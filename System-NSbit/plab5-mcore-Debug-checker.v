==> flow/design.v <==
module plab5_mcore_Debug_checker
#(
	parameter	p_opaque_nbits	= 8,	 
	parameter	p_addr_nbits	= 32,	 
	parameter	p_data_nbits	= 32,	 
	parameter	o = p_opaque_nbits,
	parameter	a = p_addr_nbits,
	parameter	d = p_data_nbits
)
(
	input						clk,
	input						reset,
	input						debug_val,
	input						debug_domain,
	input [p_addr_nbits-1:0]	debug_src_addr,
	input [p_addr_nbits-1:0]	debug_dest_addr,
	input						debug_inst,
	output reg					debug_ack,
	output[p_data_nbits-1:0]	debug_data,
	input						dma_domain,
	input						dma_ack,
	output reg					dma_db_val,
	output[p_addr_nbits-1:0]	dma_db_src_addr,
	output[p_addr_nbits-1:0]	dma_db_dest_addr,
	output reg					dma_db_inst,
	input [p_data_nbits-1:0]	dma_db_debug_data
);
	localparam STATE_IDLE		= 3'd0;
	localparam STATE_DEB_CHECK	= 3'd1;
	localparam STATE_DEB_REQ	= 3'd2;
	localparam STATE_DEB_WAIT	= 3'd3;
	localparam STATE_DEB_RESP	= 3'd4;
	reg	[2:0]	state_reg;
	reg	[2:0]	state_next;
	always @(posedge clk) begin
		if ( reset )
			state_reg <= STATE_IDLE;
		else
			state_reg <= state_next;
	end
	always @(*) begin
		state_next = state_reg;
		case ( state_reg )
			STATE_IDLE:
				if ( debug_val ) state_next = STATE_DEB_CHECK;
			STATE_DEB_CHECK:
				if ( debug_domain >= dma_domain) 
					state_next = STATE_DEB_REQ;
				else
					state_next = STATE_DEB_RESP;
			STATE_DEB_REQ:
				state_next = STATE_DEB_WAIT;
			STATE_DEB_WAIT:
				if ( dma_ack )	state_next = STATE_DEB_RESP;
			STATE_DEB_RESP:
				state_next = STATE_IDLE;
		endcase
	end
	reg			debug_domain_reg;
	reg			debug_inst_reg;
	reg [a-1:0]	debug_src_addr_reg;
	reg	[a-1:0]	debug_dest_addr_reg;
	always @(posedge clk) begin
		if ( reset ) begin
			debug_domain_reg	<= 'hx;
			debug_inst_reg		<= 'hx;
			debug_src_addr_reg	<= 'hx;
			debug_dest_addr_reg <= 'hx;
		end
		else if ( debug_val ) begin
			debug_domain_reg	<= debug_domain;
			debug_inst_reg		<= debug_inst;
			debug_src_addr_reg	<= debug_src_addr;
			debug_dest_addr_reg	<= debug_dest_addr;
		end
	end
	reg	[p_data_nbits-1:0]	debug_data;
	reg	[p_addr_nbits-1:0]	dma_db_src_addr;
	reg [p_addr_nbits-1:0]	dma_db_dest_addr;
	always @(*) begin
		debug_ack		= 1'b0;
		debug_data		= 'hx;
		dma_db_val		= 1'b0;
		dma_db_src_addr	= 'hx;
		dma_db_dest_addr= 'hx;
		dma_db_inst		= 1'bx;
		case ( state_reg )
			STATE_DEB_REQ: begin
				dma_db_val		= 1'b1;
				dma_db_src_addr	= debug_src_addr_reg;
				dma_db_dest_addr= debug_dest_addr_reg;
				dma_db_inst		= debug_inst_reg;
			end
			STATE_DEB_RESP: begin
				debug_ack		= 1'b1;
				debug_data		= dma_db_debug_data;
			end
		endcase
	end
endmodule
* Step by step through the tools: plab5_mcore_Debug_checker *
Tool output for the design above, in the order of the flow.
Line numbers count from 1 in the design file above.
Operators carry their Yosys type and port widths (W data, S select, Z words).
Cell names lack the library's common part.
A cell with - has no value.

inputs
  top = plab5_mcore_Debug_checker
  clock port = clk
  standard-cell library = sky130hd
  library corner = tt_025C_1v80

* Word level *
Source: Yosys, flattened and elaborated, memories not mapped. Widths are those after wreduce. Registers that Yosys merges into a memory's read port (data or address) are not register bits. Print and check cells do not count. Equal cells are merged and count once.

word-level totals
  bits in read-only memories = 0
  register bits = 68
  clocked read ports x word width = 0
  memory bits (writable) = 0
  output and inout port bits = 99
  memory cells = 0
  bits in latches = 0

cells by class
  reductions and logical operators = 4
  shift-type cells = 0
  order comparisons = 1
  add/subtract/negate cells = 0
  mux-type cells = 16
  $mul = 0
  bitwise operators = 0
  equal/unequal tests = 6
  divide/modulo/power cells = 0

operators by type and width
  operator              number
  $mux W32              7
  $pmux W3 S5           1
  $mux W3               3
  $eq A3 B2 Y1 const B  2
  $reduce_bool A5 Y1    1
  $mux W1               5
  $ne A2 B2 Y1 const B  2
  $eq A3 B1 Y1 const B  1
  $eq A3 B3 Y1 const B  1
  $logic_not A3 Y1      1
  $reduce_and A3 Y1     1
  $reduce_bool A2 Y1    1
  $ge A1 B1 Y1          1

* Depth *
Depth = most cells in a row (Yosys ltp): at word level without a register or memory, in the mapped netlist without a sequential cell, where the memories' decode and read muxes count.

logic depth
  depth after elaboration = 3
  ABC_AREA = 0
  gate-level depth with buffers = 2
  depth with buffers taken out = 2

* After synthesis *
Source: synth_stat.txt of the flow (Yosys; design flattened, memories mapped). It holds for the ABC_AREA given above (unset counts as 0); a run with the other value may have another netlist.

cell types
  type      number  total area (um^2)
  edfxtp_1  65      1.95E+03
  buf_4     32      240.23
  dfxtp_1   5       100.096
  nor3b_1   2       15.014
  a21oi_1   2       10.01
  inv_1     2       7.507
  nand3b_1  1       7.507
  nand2b_1  1       6.256
  nor2b_1   1       6.256
  or2_2     1       6.256
  o21ai_0   1       5.005
  nand2_1   1       3.754
  nor2_1    1       3.754

mapped netlist
  buffers = 32
  mapped flip-flops = 70
  mapped cells = 115
  sequential area = 2052.0 um^2
  mapped area = 2363.5 um^2

* Path before layout *
Source: OpenSTA report_checks on the synthesized netlist (no wires, ideal clock, input and output delay 20% of the period each), path of least setup slack; recovery checks are left aside. Register names are those of the netlist, which keeps one name where synthesis merged equal registers.

timing after synthesis
  path type = input -> register
  start point = in debug_val
  end point = reg debug_dest_addr_reg[0]
  stages = 1
  launch time at the first pin = 0.336 ns
  path delay = 1.234 ns
  input delay = 0.336 ns
  setup slack = 0.111 ns
  period = 1.68 ns
  arrival time = 1.175 ns
  synthesis period reached = 1.569 ns

"path delay" is the arrival time less input delay plus setup time.
"stages" counts driving pins, that of a launching flip-flop among them; a cell with two outputs on the path counts twice.
"synthesis period reached" is the clock period less the worst setup slack; recovery checks do not enter. This is arithmetic on one report: input and output delays are still those of the set period (20% each).
The rows between start and end are the longest chain of elaborated cells between them; the timing report does not say that the signal goes this way. Where chains are equally long, one stands for them.
Each line given opens the expression or statement behind the cell; cells for indexed reads and writes are added by Yosys, which also makes memories of some case tables.
The path ends at the enable pin of a flip-flop; only ways to that pin are counted.

on the way, after synthesis
  cell sequence = or2_2
  length of the longest elaborated chain = 1
  elaborated cells between the ends (all ways) = 1
  those cells by class = reduce/logical (1)

RTL lines, path after synthesis
  item                RTL line  source
  start: declaration  13        input debug_val,
  $reduce_bool A2 Y1  -
  end: assignment     68        debug_dest_addr_reg <= 'hx;
  end: assignment     74        debug_dest_addr_reg <= debug_dest_addr;
  end: declaration    62        reg [a-1:0] debug_dest_addr_reg;

* Timing after layout *
Path of least setup slack in the final report of flow run 1 (OpenROAD, finished layout, wires in). Where an end is a register, its clock arrival counts in the times.

timing after layout
  path type = register -> output
  start point = reg debug_dest_addr_reg[0]
  end point = out dma_db_dest_addr[0]
  setup slack = 0.02 ns
  external output delay = 0.27 ns
  launch time at the first pin = 0.32 ns
  period = 1.33 ns
  arrival time = 1.04 ns
  stages = 2

The rows between start and end are the longest chain of elaborated cells between them; the timing report does not say that the signal goes this way. Where chains are equally long, one stands for them.

on the way, after layout
  cell sequence = edfxtp_1 -> dlygate4sd2_1
  length of the longest elaborated chain = 1
  elaborated cells between the ends (all ways) = 1
  those cells by class = mux (1)

RTL lines, path after layout
  item                RTL line  source
  start: declaration  62        reg [a-1:0] debug_dest_addr_reg;
  start: assignment   68        debug_dest_addr_reg <= 'hx;
  start: assignment   74        debug_dest_addr_reg <= debug_dest_addr;
  $mux W32            87        case ( state_reg )
  end: declaration    24        output[p_addr_nbits-1:0] dma_db_dest_addr,

Stored flow runs of plab5_mcore_Debug_checker (2 of them; Yosys, OpenROAD, sky130hd). They differ in their settings and are not a sequence. Constraints: input delay and output delay 20% of the set period each, output load 0.01 pF.
"period reached" is the run's clock period less its worst setup slack. It is reckoned from that one timing run; input and output delays stay at 20% of the period that was set.
By "time on the worst setup path" is meant the share of the clock period that the worst setup path is allowed (20% is reserved at inputs, 20% at outputs), minus its slack. Clock arrival times at its registers enter into it.
"total design power" is the tool's figure for a default switching activity; nothing was simulated.
Among the settings, n/a means not set for that run.

item                                    flow run 1          flow run 2
period_ns                               1.33                2.42
CORE_UTILIZATION                        49                  42
PLACE_DENSITY_LB_ADDON                  0.19                n/a
HOLD_SLACK_MARGIN                       0.01                n/a
CORE_ASPECT_RATIO                       1.29                0.57
CELL_PAD_IN_SITES_GLOBAL_PLACEMENT      2                   n/a
CTS_CLUSTER_SIZE                        27                  68
CAP_MARGIN                              0                   0
SLEW_MARGIN                             30                  20
CORE_MARGIN                             2                   2
PLACE_DENSITY                           n/a                 0.44
TNS_END_PERCENT                         n/a                 20
final worst hold slack (ns)             0.458               0.450
period reached (ns)                     1.308               1.711
area of the synthesized netlist (um^2)  2363.5              2363.5
total negative setup slack (ns)         0.000               0.000
overall die area (um^2)                 5399.6              6267.2
setup slack of the worst path (ns)      0.022               0.709
time on the worst setup path (ns)       1.04                1.23
worst path kind                         register -> output  register -> output
std-cell area (final layout) (um^2)     3681.0              3826.2
final utilization (%)                   79.6                71.1
total design power (W)                  0.004604            0.002848
